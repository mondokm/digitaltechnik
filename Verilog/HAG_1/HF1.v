==> flow/design.v <==
`timescale 1ns / 1ps
module HF1(
    input clk,
    input rst,
    output [2:0] man_out,
    output [2:0] std_out,
    output [2:0] ind_out
    );
MAN_FSM MAN(.clk(clk), .rst(rst), .man_out(man_out));
STD_FSM STD(.clk(clk), .rst(rst), .std_out(std_out));
IND_FSM IND(.clk(clk), .rst(rst), .ind_out(ind_out));
endmodule
`timescale 1ns / 1ps
module IND_FSM(
    input clk,
    input rst,
    output [2:0] ind_out
    );
reg [2:0] cnt,out;
always @ (posedge clk)
	if(rst) cnt <= 3'b0;
	else cnt <= cnt+1;
always @ (*)
	case(cnt)
		3'b000: out<= 3'b000;
		3'b001: out<= 3'b011;
		3'b010: out<= 3'b010;
		3'b011: out<= 3'b101;
		3'b100: out<= 3'b001;
		3'b101: out<= 3'b110;
		3'b110: out<= 3'b100;
		3'b111: out<= 3'b111;
		default: out<= 3'b000;
	endcase
assign ind_out=out;
endmodule
`timescale 1ns / 1ps
module MAN_FSM(
    input clk,
    input rst,
    output [2:0] man_out
    );
reg [2:0] state;
wire [2:0] next_state;
always @ (posedge clk)
	if(rst)	state<=3'b0;
	else		state<=next_state;
assign next_state[2] = state[1] & ~state[0] | state[2] & ~state[1] & ~state[0] | state[0] & ~state[2] & ~state[1];
assign next_state[1] = state[0] & ~state[2] | ~state[0] & ~state[1];
assign next_state[0] = ~state[2] & ~state[0] | state[2] & ~state[1];
assign man_out = state;
endmodule
`timescale 1ns / 1ps
module STD_FSM(
    input clk,
    input rst,
    output [2:0] std_out
    );
parameter START = 3'b000;
parameter A = 3'b011;
parameter B = 3'b010;
parameter C = 3'b101;
parameter D = 3'b001;
parameter E = 3'b110;
parameter F = 3'b100;
parameter G = 3'b111;
reg [2:0] state, next_state;
always @ (posedge clk)
	if(rst) state <= START;
	else state <= next_state;
always @ (*)
	case(state)
		START: next_state <= A;
		A: next_state <= B;
		B: next_state <= C;
		C: next_state <= D;
		D: next_state <= E;
		E: next_state <= F;
		F: next_state <= G;
		G: next_state <= START;
	endcase
assign std_out = state;
endmodule
# --- Tool chain data of HF1 ---
# The steps from the RTL of HF1 to its reports follow in flow order.
# Lines are those of the file above, counted from 1.
# Operators: Yosys type, input widths -> output width; for muxes data width and select width s.
# Library cell names are shortened.
inputs:
  design: "HF1"
  clock: "clk"
  lib: "sky130hd"
  corner: "tt_025C_1v80"

# --- Elaborated design ---
# Source: Yosys, flattened and elaborated, memories not mapped. Widths are those after wreduce. Print and check cells do not count. Equal cells are merged and count once.
# Memory sizes are those after Yosys's memory passes, which may raise the word count (mostly to a power of two), join words into wider ones and drop unused or constant bits.
bits:
  regBits: 6
  latch_bits: 0
  mem_bits_rw: 0
  romBits: 48
  clocked_rd_ports_x_width: 6
  mem_count: 2
  input_bits: 2
  output_inout_bits: 9
  elab_cells: 20
classes:
  add_sub_neg: 1
  mul: 0
  n_div: 0
  n_cmp: 0
  equal: 0
  n_shift: 0
  mux: 1
  n_logic: 14
  n_reduce_logical: 0
memory_table:
  columns: ["name", "size", "width", "rd", "wr", "line", "rtl"]
  rows:
  - ["(name not given)", 8, 3, 1, 0, 24, "case(cnt)"]
  - ["(name not given)", 8, 3, 1, 0, 72, "case(state)"]
op_table:
  columns: ["operator", "count"]
  rows:
  - ["$and 1x1->1", 7]
  - ["$or 1x1->1", 4]
  - ["$not 1->1", 3]
  - ["$add 3x1->3 const B", 1]
  - ["$mux 3", 1]

# --- Depth ---
# Longest topological path by Yosys (ltp), each cell counted once; first at word level (registers and memories cut), then after technology mapping (sequential cells cut; the memories' decode and read muxes count).
logic_depth:
  ltp_word: 5
  ABC_AREA: 0
  mapped_depth: 6
  ltp_nobuf: 6

# --- Synthesis result ---
# Source: synth_stat.txt of the flow (Yosys; design flattened, memories mapped). It holds for the ABC_AREA given above (unset counts as 0); a run with the other value may have another netlist.
# Totals and module areas in this step are rounded.
by_type:
  columns: ["type", "count", "type_area_um2"]
  rows:
  - ["dfxtp_1", 12, 240.23]
  - ["ha_1", 3, 37.536]
  - ["nor2_1", 9, 33.782]
  - ["a211oi_1", 3, 22.522]
  - ["o21ba_2", 2, 20.019]
  - ["nor2b_1", 3, 18.768]
  - ["xor2_1", 2, 17.517]
  - ["xnor2_2", 1, 16.266]
  - ["o31ai_1", 2, 15.014]
  - ["inv_1", 3, 11.261]
  - ["o21ai_0", 2, 10.01]
  - ["nand2b_1", 1, 6.256]
  - ["buf_2", 1, 5.005]
synth_totals:
  mapped_cells: 44
  synth_area_mm2: 0.00045
  seqArea_mm2: 0.00024
  ff_cells: 12
  buffers: 1
# The figures by module come from a second, unflattened synthesis with its own total; it is not the netlist above.
unflattened:
  cells_unflattened: 44
  area_unflattened_mm2: 0.00047
# Each row is one instance without its submodules.
modules:
  columns: ["module", "instances", "n_cells", "area_mm2", "mod_seq_area_mm2"]
  rows:
  - ["IND_FSM", 1, 24, 0.00025, 0.00012]
  - ["MAN_FSM", 1, 10, 0.00012, 0.00006]
  - ["STD_FSM", 1, 10, 0.00011, 0.00006]
  - ["HF1", 1, 0, 0, 0]

# --- Worst setup path after synthesis ---
# Source: OpenSTA report_checks on the synthesized netlist (no wires, ideal clock, input and output delay 20% of the period each), path of least setup slack; recovery checks are left aside. Register names are those of the netlist, which keeps one name where synthesis merged equal registers.
synth_path:
  kind: "reg2reg"
  from: "register IND.cnt[0]"
  to: "register (no name shown)"
  tclk_ns: 1.52
  setup_time_ns: 0.086
  t_first_pin_ns: 0.000
  arrival_time_ns: 1.298
  required_time_ns: 1.434
  slack_ns: 0.136
  delay_ns: 1.384
  stages: 7
  path_buffers: 0
  period_less_setup_slack_ns: 1.384
# "delay_ns" is the arrival time less input delay plus setup time.
# "stages": output pins that drive a net of the path, with the launching flip-flop's if there is one; two outputs of one cell count as two.
# "period_less_setup_slack_ns" is the clock period less the worst setup slack; recovery checks do not enter. This is arithmetic on one report: input and output delays are still those of the set period (20% each).
# Between the ends stands the longest chain of elaborated cells between them, by number of cells; it is not shown to be the way that was timed. Of several equally long chains one is given.
# A line is the first line of the expression or statement that the cell stems from. Yosys adds cells for indexed reads and writes and turns some case tables into memories.
synth_via:
  cell_sequence: "dfxtp_1 > ha_1 > nand2b_1 > inv_1 > ha_1 > nor2b_1 > a211oi_1"
  elab_chain_len: 2
  cells_between: 2
  lines_between: 1
  classes_between: "add/sub (1); mux (1)"
synth_rtl:
  columns: ["element", "line", "rtl"]
  rows:
  - ["from (decl)", 19, "reg [2:0] cnt,out;"]
  - ["from (assign)", 21, "if(rst) cnt <= 3'b0;"]
  - ["from (assign)", 22, "else cnt <= cnt+1;"]
  - ["$add 3x1->3", 22, null]
  - ["$mux 3", null, null]

# --- Timing after layout ---
# From the final timing report of stored run 1: the path of least setup slack in the routed layout; clock arrival at registers is part of the times.
layout_path:
  kind: "reg2out"
  from: "register MAN.state[0]"
  to: "output port man_out[0]"
  tclk_ns: 1.58
  out_delay_ns: 0.32
  t_first_pin_ns: 0.26
  arrival_time_ns: 1.20
  required_time_ns: 1.26
  slack_ns: 0.06
  stages: 2
  path_buffers: 1
layout_via:
  cell_sequence: "dfxtp_1 > clkdlybuf4s50_1"
  elab_chain_len: 0
  cells_between: 0
  lines_between: 0
layout_rtl:
  columns: ["element", "line", "rtl"]
  rows:
  - ["from (decl)", 43, "reg [2:0] state;"]
  - ["from (assign)", 46, "if(rst) state<=3'b0;"]
  - ["from (assign)", 47, "else state<=next_state;"]
  - ["to (decl)", 5, "output [2:0] man_out,"]

# Settings and measured results of 2 stored flow runs for module HF1 (sky130hd), not sorted in any way. The constraints put input and output delay at 20% of the set period each and load the outputs with 0.01 pF.
# By "achieved_period_ns" is meant the clock period of the run minus its worst setup slack. This is arithmetic on one report: input and output delays are still those of the set period (20% each).
# "worstPathTime_ns" = time allowed to the worst setup path (clock period - input delay - output delay, where it has them) - its slack; a late launch clock adds to it, a late capture clock takes from it.
# "power_total_mw": no workload was simulated; the value follows from the tool's default switching activity.
# Results are given in rounded form.
runs:
  - name: "stored run 1"
    settings:
      period_ns: 1.58
      CAP_MARGIN: 20
      CORE_MARGIN: 2
      CORE_UTILIZATION: 40
      SLEW_MARGIN: 20
    results:
      tns_setup_ns: 0.000
      achieved_period_ns: 1.519
      ws_hold_ns: 0.48
      design_die_area_mm2: 0.0014
      setup_worst_slack_ns: 0.061
      utilization_pct: 57
      yosys_chip_area_mm2: 0.00045
      power_total_mw: 0.83
      worstPathTime_ns: 1.20
      path_kind: "reg2out"
      post_route_stdcell_area_mm2: 0.00061
  - name: "stored run 2"
    settings:
      period_ns: 1.61
      CORE_UTILIZATION: 16
      PLACE_DENSITY_LB_ADDON: 0.23
      CORE_MARGIN: 8
      CELL_PAD_IN_SITES_DETAIL_PLACEMENT: 0
      CTS_CLUSTER_SIZE: 50
      CAP_MARGIN: 20
      SLEW_MARGIN: 20
    results:
      tns_setup_ns: 0.000
      achieved_period_ns: 1.532
      ws_hold_ns: 0.49
      design_die_area_mm2: 0.0048
      setup_worst_slack_ns: 0.078
      utilization_pct: 24
      yosys_chip_area_mm2: 0.00045
      power_total_mw: 0.87
      worstPathTime_ns: 1.21
      path_kind: "reg2out"
      post_route_stdcell_area_mm2: 0.00066
